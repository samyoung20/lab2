==> flow/design.v <==
`timescale 1 ns / 1 ps
module datamemory
#(
    parameter addresswidth  = 7,
    parameter depth         = 2**addresswidth,
    parameter width         = 8
)
(
    input 		                clk,
    output reg [width-1:0]      dataOut,
    input [addresswidth-1:0]    address,
    input                       writeEnable,
    input [width-1:0]           dataIn
);
    initial dataOut = 0;
    reg [width-1:0] memory [depth-1:0];
    always @(posedge clk) begin
        if(writeEnable)
            memory[address] <= dataIn;
        dataOut <= memory[address];
    end
endmodule
# Reports on datamemory
# The steps from the RTL of datamemory to its reports follow in flow order.
# Lines are those of the file above, counted from 1.
# Operators carry their Yosys type and port widths (W data, S select, Z words).
# Library cell names are shortened.
# A cell with -- has no value.
# inputs
design	datamemory
clk_port	clk
library	sky130hd
pvt_corner	tt_025C_1v80

# After elaboration
# Source: Yosys, flattened and elaborated, memories not mapped. Widths are those after wreduce; folded enables and synchronous resets count as part of the registers. Registers that Yosys merges into a memory's read port (data or address) are not register bits. Print and check cells do not count. Equal cells are merged and count once.
# Yosys's memory passes give these memory sizes; they may raise the number of words (mostly to a power of two), join words into wider ones and drop unused or constant bits.
# bits
regBits	0
mem_bits_rw	1024
clocked_rd_ports_x_width	8
mem_count	1
input_bits	17
out_inout_bits	8
# op_classes
n_mux	3
# mem_list
name	size	word_bits	read_ports	wr	line	rtl
memory	128	8	1	1	16	reg [width-1:0] memory [depth-1:0];
# op_table
cell	n
$mux W8	1
$mux W7	1
$mux W1	1

# Depth
# Yosys ltp: most cells in a row. Word level: on the elaborated netlist, between registers, memories and ports. Mapped: between sequential cells and ports; inverters and the memories' decode and read muxes count.
# depth
depth_word	1
abc_area	1
ltp_mapped	16

# Netlist
# Source: synth_stat.txt of the flow (Yosys; design flattened, memories mapped). It holds for the ABC_AREA given above (unset counts as 0); a run with the other value may have another netlist.
# by_type
cell_type	n
edfxtp_1	1024
nand2_1	2780
nor2_1	243
buf_2	133
inv_1	72
buf_4	35
dfxtp_1	8
nand3_1	28
clkbuf_1	29
buf_1	17
or2_2	9
a21oi_1	6
o21ai_0	5
buf_6	2
o211ai_1	2
nor2_2	2
or2_1	2
nor2_4	1
# Other cell types: 4; their cells: 4.
# mapped
mapped_cells	4402
mapped_area_um2	43975.9
seq_area_um2	30909.6
ffs	1032

# Timing after synthesis
# OpenSTA on the mapped netlist: ideal clock, no wires. The path of least setup slack (recovery checks aside). Input and output delay are each 20% of the period. Register names are those of the netlist, which keeps one name where synthesis merged equal registers.
# synth_timing
path_kind	input to register
from	input address[1]
to	memory memory[17][0]
tclk_ns	3.12
arrival_ns	2.046
path_slack_ns	0.704
delay_ns	1.792
driving_pins	8
n_path_buf	3
synth_period_reached_ns	2.416
# "delay_ns" = arrival - input delay + setup time.
# "driving_pins": output pins that drive a net of the path, with the launching flip-flop's if there is one; two outputs of one cell count as two.
# "synth_period_reached_ns" is the clock period less the worst setup slack; recovery checks do not enter. This is arithmetic on one report: input and output delays are still those of the set period (20% each).
# The rows between start and end are the longest chain of elaborated cells between them; the timing report does not say that the signal goes this way. Where chains are equally long, one stands for them.
# Each line given opens the expression or statement behind the cell; cells for indexed reads and writes are added by Yosys, which also makes memories of some case tables.
# synth_via
path_cell_list	buf_2 > buf_4 > nor2_2 > inv_1 > nor2_1 > nand2_1 > buf_2 > nor2_1
elab_chain_len	1
cells_between	1
lines_between	1
classes_between	mux (1)
# synth_rtl
item	line	rtl
start: declaration	11	input [addresswidth-1:0]    address,
$mux W7	18	if(writeEnable)
end: declaration	16	reg [width-1:0] memory [depth-1:0];

# Timing after layout
# From the final timing report of flow run 1: the path of least setup slack in the routed layout; clock arrival at registers is part of the times.
# layout_timing
path_kind	input to register
from	input writeEnable
to	memory memory[24][6]
tclk_ns	2.53
arrival_ns	2.57
path_slack_ns	0.39
driving_pins	4
n_path_buf	2
# The rows between start and end are the longest chain of elaborated cells between them; the timing report does not say that the signal goes this way. Where chains are equally long, one stands for them.
# Only ways into the end's enable, where the timed path ends, are counted here.
# layout_via
path_cell_list	clkbuf_1 > nand2_2 > buf_6 > nor2_4
elab_chain_len	1
cells_between	2
lines_between	1
classes_between	mux (2)
# layout_rtl
item	line	rtl
start: declaration	12	input                       writeEnable,
$mux W7	18	if(writeEnable)
end: declaration	16	reg [width-1:0] memory [depth-1:0];

# 2 stored runs of datamemory in the flow (synthesis by Yosys, layout by OpenROAD, sky130hd cells), in arbitrary order. Constraints: input delay and output delay 20% of the set period each, output load 0.01 pF.
# By "achieved_period_ns" is meant the clock period of the run minus its worst setup slack. This is arithmetic on one report: input and output delays are still those of the set period (20% each).
# "critical_path_time_ns" is the time allowed to the run's worst setup path (the clock period less input and output delay, where it has them) less its slack. Clock arrival times count: a late capture clock shortens it, a late launch clock lengthens it.
# "design_power_mw" rests on the timing tool's default activity at the inputs, not on a simulated workload.
# A setting shown as . is not set for that run.
run name	period_ns	CORE_UTILIZATION	SETUP_SLACK_MARGIN	PLACE_DENSITY_LB_ADDON	CORE_MARGIN	CELL_PAD_IN_SITES_GLOBAL_PLACEMENT	TNS_END_PERCENT	ABC_AREA	GPL_TIMING_DRIVEN	GPL_ROUTABILITY_DRIVEN	CAP_MARGIN	MIN_ROUTING_LAYER	SLEW_MARGIN	CELL_PAD_IN_SITES_DETAIL_PLACEMENT	CTS_CLUSTER_SIZE	MAX_ROUTING_LAYER	setup_worst_slack_ns	design.die.area_um2	yosys.chip_area_um2	achieved_period_ns	util_pct	final_hold_ws_ns	design_power_mw	timing.setup.tns_ns	critical_path_time_ns	critical_path_type	stdcell_area_um2
flow run 1	2.53	17	0.57	0.2	4	1	20	1	0	1	20	met1	20	.	.	.	0.390	266881.0	43975.9	2.140	21.7	0.134	40.522	0.000	1.63	input to register	55846.1
flow run 2	4.26	25	.	.	7	2	.	1	.	1	10	met2	20	0	37	met5	0.620	187844.0	43975.9	3.640	29.6	0.609	22.586	0.000	2.79	input to register	51479.4
